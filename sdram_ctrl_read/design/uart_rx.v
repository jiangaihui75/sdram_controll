==> flow/design.v <==
module uart_rx(
	input	wire 				sclk,
	input	wire 				rst_n,
	input	wire 				rx,
	output	reg 	[7:0]		po_data,
	output	reg 				po_flag
	);
parameter 	CNT_BAUD_MAX = 433; 
parameter	CNT_HALF_BAUD_MAX = 216; 
reg 			rx1,rx2,rx2_reg;
reg 			rx_flag;
reg 	[12:0]	cnt_baud;
reg 			bit_flag;
reg 	[3:0]	bit_cnt;
always @(posedge sclk) begin
	{rx2_reg,rx2,rx1}<={rx2,rx1,rx};
end
always @(posedge sclk or negedge  rst_n) begin
	if (rst_n == 1'b0) begin
		rx_flag <= 1'b0;
	end
	else if (bit_cnt == 4'd8 && bit_flag == 1'b1) begin
		rx_flag <= 1'b0;
	end
	else if (rx2_reg == 1'b1 && rx2 == 1'b0) begin
		rx_flag <= 1'b1;
	end
end
always @(posedge sclk or negedge rst_n) begin
	if (rst_n == 1'b0) begin
		cnt_baud <= 'd0;
	end
	else if (rx_flag == 1'b0) begin
		cnt_baud <= 'd0;
	end
	else if (rx_flag == 1'b1 && cnt_baud == CNT_BAUD_MAX) begin
		cnt_baud <= 'd0;
	end
	else if (rx_flag == 1'b1) begin
		cnt_baud <= cnt_baud + 1'b1;
	end
end
always @(posedge sclk or negedge rst_n) begin
	if (rst_n == 1'b0) begin
		bit_flag <= 1'b0;
	end
	else if (rx_flag == 1'b1 && cnt_baud == CNT_HALF_BAUD_MAX) begin
		bit_flag <= 1'b1;
	end
	else begin
		bit_flag <= 1'b0;
	end
end
always @(posedge sclk or negedge rst_n) begin
	if (rst_n == 1'b0) begin
		bit_cnt <= 'd0;
	end
	else if (bit_flag == 1'b1 && bit_cnt == 'd8) begin
		bit_cnt <= 'd0;
	end
	else if (bit_flag == 1'b1) begin
		bit_cnt <= bit_cnt + 1'b1;
	end
end
always @(posedge sclk or negedge rst_n) begin
	if (rst_n == 1'b0) begin
		po_data <='d0;
	end
	else if (bit_cnt >= 4'd1 && bit_flag == 1'b1) begin
		po_data <= {rx2_reg,po_data[7:1]};
	end
end
always @(posedge sclk or negedge rst_n) begin
	if (rst_n == 1'b0) begin	
		po_flag <= 1'b0;
	end
	else if (bit_cnt == 4'd8 && bit_flag == 1'b1) begin
		po_flag <= 1'b1;
	end
	else begin
		po_flag <= 1'b0;
	end
end
endmodule 
[Tool chain data of uart_rx]
The steps from the RTL of uart_rx to its reports follow in flow order.
Lines are those of the file above, counted from 1.
The mark n/a stands for no value.
Set-up
  top module: uart_rx
  clock input: sclk
  cell library: sky130hd
  timing corner: tt_025C_1v80

[Word-level counts]
Yosys after proc, flatten, opt, wreduce and memory -nomap, before mapping. Memory bits, and registers merged into a memory's read port (data or address), are not among the register bits. Print and check cells are not counted. Equal cells are merged and count once.
Bit counts
  bits in registers: 31
  bits of input ports: 3
  output and inout bits: 9
  elaborated cells: 31
Operators by class
  $add $sub $neg: 2
  order comparisons: 1
  equal/unequal tests: 3
  muxes and demuxes: 8
  bitwise gates (word level): 1
  reduce/logical cells: 7
Operator list (number)
  two-way mux 13 bit: 2
  adder 13 x 1 -> 13 bit (second input constant): 1
  equality test 13 x 8 -> 1 bit (second input constant): 1
  equality test 13 x 9 -> 1 bit (second input constant): 1
  two-way mux 4 bit: 2
  logical AND 1 bit: 5
  nonzero test 2 bit: 2
  adder 4 x 1 -> 4 bit (second input constant): 1
  greater-or-equal comparator 4 x 1 -> 1 bit (second input constant): 1
  equality test 4 bit (second input constant): 1
  two-way mux 1 bit: 4
  NOT 1 bit: 1

[Logic depth]
Longest topological path by Yosys (ltp), each cell counted once; first at word level (registers and memories cut), then after technology mapping (sequential cells cut; the memories' decode and read muxes count).
Depth
  depth after elaboration: 4
  ABC_AREA: 1
  mapped depth: 8
  mapped depth without buffers: 7

[Synthesis result]
The flow's flattened synthesis, as Yosys stat reports it; memories are mapped. The netlist is that of the ABC_AREA named above (0 if unset); the other value can give another one.
Totals and module areas in this step are rounded.
Cell types
  sky130_fd_sc_hd__dfrtp_1: number 28, area in all 700.672 um^2
  sky130_fd_sc_hd__nand2_1: number 34, area in all 127.622 um^2
  sky130_fd_sc_hd__nor2_1: number 30, area in all 112.608 um^2
  sky130_fd_sc_hd__ha_1: number 7, area in all 87.584 um^2
  sky130_fd_sc_hd__inv_1: number 23, area in all 86.333 um^2
  sky130_fd_sc_hd__nand3_1: number 14, area in all 70.067 um^2
  sky130_fd_sc_hd__dfxtp_1: number 3, area in all 60.058 um^2
  sky130_fd_sc_hd__nand4_1: number 6, area in all 37.536 um^2
  sky130_fd_sc_hd__xor2_1: number 4, area in all 35.034 um^2
  sky130_fd_sc_hd__nor2_2: number 5, area in all 31.28 um^2
  sky130_fd_sc_hd__a21oi_1: number 6, area in all 30.029 um^2
  sky130_fd_sc_hd__o21ai_1: number 4, area in all 20.019 um^2
  sky130_fd_sc_hd__nand2_2: number 3, area in all 18.768 um^2
  sky130_fd_sc_hd__xnor2_1: number 2, area in all 17.517 um^2
  sky130_fd_sc_hd__nor2_4: number 1, area in all 11.261 um^2
  sky130_fd_sc_hd__nand3_2: number 1, area in all 10.01 um^2
  sky130_fd_sc_hd__o21ai_0: number 2, area in all 10.01 um^2
  sky130_fd_sc_hd__buf_4: number 1, area in all 7.507 um^2
Other cell types: 3; their cells: 3.
Mapped netlist
  cells in the netlist: 177
  mapped area: 1490 um^2
  sequential area: 761 um^2
  flip-flops: 31
  buffers: 2

[Path before layout]
Source: OpenSTA report_checks on the synthesized netlist (no wires, ideal clock, input and output delay 20% of the period each), path of least setup slack; recovery checks are left aside. Register names are those of the netlist, which keeps one name where synthesis merged equal registers.
Timing path post-synthesis
  path kind: flip-flop to flip-flop
  from: register cnt_baud[0]
  to: register cnt_baud[12]
  period: 2.51 ns
  library setup time: 0.120 ns
  time at the first pin: 0.000 ns
  arrival: 1.078 ns
  data required time: 2.390 ns
  slack: 1.311 ns
  delay of the path: 1.198 ns
  driving pins on the path: 7
  path buffers: 0
  synthesis period reached: 1.199 ns
"delay of the path" is the arrival time less input delay plus setup time.
"driving pins on the path" counts driving pins, that of a launching flip-flop among them; a cell with two outputs on the path counts twice.
"synthesis period reached" is the clock period less the worst setup slack; recovery checks do not enter. This is arithmetic on one report: input and output delays are still those of the set period (20% each).
Between the ends stands the longest chain of elaborated cells between them, by number of cells; it is not shown to be the way that was timed. Of several equally long chains one is given.
A line is the first line of the expression or statement that the cell stems from. Yosys adds cells for indexed reads and writes and turns some case tables into memories.
At most two assigning lines are given for a register; there are more.
On the way, post-synthesis
  cell sequence: sky130_fd_sc_hd__dfrtp_1 sky130_fd_sc_hd__ha_1 sky130_fd_sc_hd__nand2_2 sky130_fd_sc_hd__nor2_4 sky130_fd_sc_hd__nand4_1 sky130_fd_sc_hd__nand2_1 sky130_fd_sc_hd__nor2_2
  length of the longest elaborated chain: 4
  elaborated cells between the ends (all ways): 5
  RTL lines with such cells: 3
  those cells by class: 1 x add/sub; 1 x eq/ne; 2 x mux; 1 x reduce/logical
Ends and longest elaborated chain, post-synthesis
  from (decl): RTL line 12  | reg [12:0] cnt_baud;
  from (assign): RTL line 31  | cnt_baud <= 'd0;
  from (assign): RTL line 40  | cnt_baud <= cnt_baud + 1'b1;
  equality test 13 x 9 -> 1 bit: RTL line 36  | else if (rx_flag == 1'b1 && cnt_baud == CNT_BAUD_MAX) begin
  logical AND 1 bit: RTL line 36
  two-way mux 13 bit: RTL line 36
  two-way mux 13 bit: RTL line 33  | else if (rx_flag == 1'b0) begin
  to (assign): RTL line 34  | cnt_baud <= 'd0;
  to (assign): RTL line 40
  to (decl): RTL line 12

[Path in the finished layout]
Path of least setup slack in the final report of record 1 (OpenROAD, finished layout, wires in). Where an end is a register, its clock arrival counts in the times.
Timing path after layout
  path kind: flip-flop to output port
  from: register po_data[5]
  to: output port po_data[5]
  period: 2.58 ns
  output delay: 0.52 ns
  time at the first pin: 0.32 ns
  arrival: 1.28 ns
  data required time: 2.06 ns
  slack: 0.78 ns
  driving pins on the path: 2
  path buffers: 1
On the way, after layout
  cell sequence: sky130_fd_sc_hd__dfrtp_1 sky130_fd_sc_hd__clkdlybuf4s50_1
  length of the longest elaborated chain: 0
  elaborated cells between the ends (all ways): 0
  RTL lines with such cells: 0
Ends and longest elaborated chain, after layout
  from (decl): RTL line 5  | output reg [7:0] po_data,
  from (assign): RTL line 67  | po_data <='d0;
  from (assign): RTL line 70  | po_data <= {rx2_reg,po_data[7:1]};
  to (decl): RTL line 5

## Implementation results

Module uart_rx, platform sky130hd: 2 stored runs of the flow (Yosys, OpenROAD) with differing settings, in no particular order. Input and output delays are each 20% of the period that was set; the output load is 0.01 pF.
"achieved clock period" = clock period - worst setup slack. The figure is calculated, with input and output delays left at 20% of the set period.
By "worst setup path time" is meant the share of the clock period that the worst setup path is allowed (20% is reserved at inputs, 20% at outputs), minus its slack. Clock arrival times at its registers enter into it.
By "power" is meant OpenSTA's value without simulated activity: inputs other than the clock are taken to toggle once in ten clock periods, and the tool carries that through the logic.
Values from the reports are rounded here.

Record 1
==> flow/run.sh <==
#!/bin/bash
# the make line also repeats the synthesis and layout settings of config.mk as NAME=value (left out here)
make -C /OpenROAD-flow-scripts/flow DESIGN_CONFIG=/design/flow/config.mk WORK_HOME=/design/flow/orfs CLKGATE_MAP_FILE= finish
==> flow/config.mk <==
export PLATFORM = sky130hd
export DESIGN_NAME = uart_rx
export DESIGN_NICKNAME = uart_rx
export VERILOG_FILES = /design/flow/design.v
export SDC_FILE = /design/flow/constraint.sdc
export NUM_CORES = 4
export LEC_CHECK = 0
export ABC_AREA = 1
export CAP_MARGIN = 30
export CELL_PAD_IN_SITES_DETAIL_PLACEMENT = 0
export CORE_ASPECT_RATIO = 0.81
export CORE_MARGIN = 2
export CORE_UTILIZATION = 71
export CTS_CLUSTER_SIZE = 88
export PLACE_DENSITY = 0.4
export SLEW_MARGIN = 20
==> flow/constraint.sdc <==
create_clock -name core_clock -period 2.58 [get_ports {sclk}]
set_input_delay 0.5160 -clock core_clock [delete_from_list [all_inputs] [get_ports {sclk}]]
set_output_delay 0.5160 -clock core_clock [all_outputs]
set_load 0.01 [all_outputs]

==> results of record 1 <==
chip area after synthesis (Yosys): 1490 um^2
die area: 2480 um^2
standard-cell area of the final layout: 1710 um^2
utilization: 0.895
worst setup slack after layout: 0.784 ns
total negative slack: 0.000 ns
worst hold slack: 0.360 ns
power: 1.27 mW
achieved clock period: 1.796 ns
worst setup path time: 1.28 ns
worst setup path kind: flip-flop to output port

Record 2
==> flow/run.sh <==
#!/bin/bash
# the make line also repeats the synthesis and layout settings of config.mk as NAME=value (left out here)
make -C /OpenROAD-flow-scripts/flow DESIGN_CONFIG=/design/flow/config.mk WORK_HOME=/design/flow/orfs CLKGATE_MAP_FILE= finish
==> flow/config.mk <==
export PLATFORM = sky130hd
export DESIGN_NAME = uart_rx
export DESIGN_NICKNAME = uart_rx
export VERILOG_FILES = /design/flow/design.v
export SDC_FILE = /design/flow/constraint.sdc
export NUM_CORES = 4
export LEC_CHECK = 0
export CAP_MARGIN = 40
export CORE_MARGIN = 2
export CORE_UTILIZATION = 40
export GPL_ROUTABILITY_DRIVEN = 0
export PLACE_DENSITY_LB_ADDON = 0.02
export SETUP_SLACK_MARGIN = 0.73
export SLEW_MARGIN = 20
export TNS_END_PERCENT = 100
==> flow/constraint.sdc <==
create_clock -name core_clock -period 2.86 [get_ports {sclk}]
set_input_delay 0.5720 -clock core_clock [delete_from_list [all_inputs] [get_ports {sclk}]]
set_output_delay 0.5720 -clock core_clock [all_outputs]
set_load 0.01 [all_outputs]

==> results of record 2 <==
chip area after synthesis (Yosys): 1450 um^2
die area: 4130 um^2
standard-cell area of the final layout: 1690 um^2
utilization: 0.494
worst setup slack after layout: 0.880 ns
total negative slack: 0.000 ns
worst hold slack: 0.336 ns
power: 1.07 mW
achieved clock period: 1.980 ns
worst setup path time: 1.98 ns
worst setup path kind: flip-flop to flip-flop
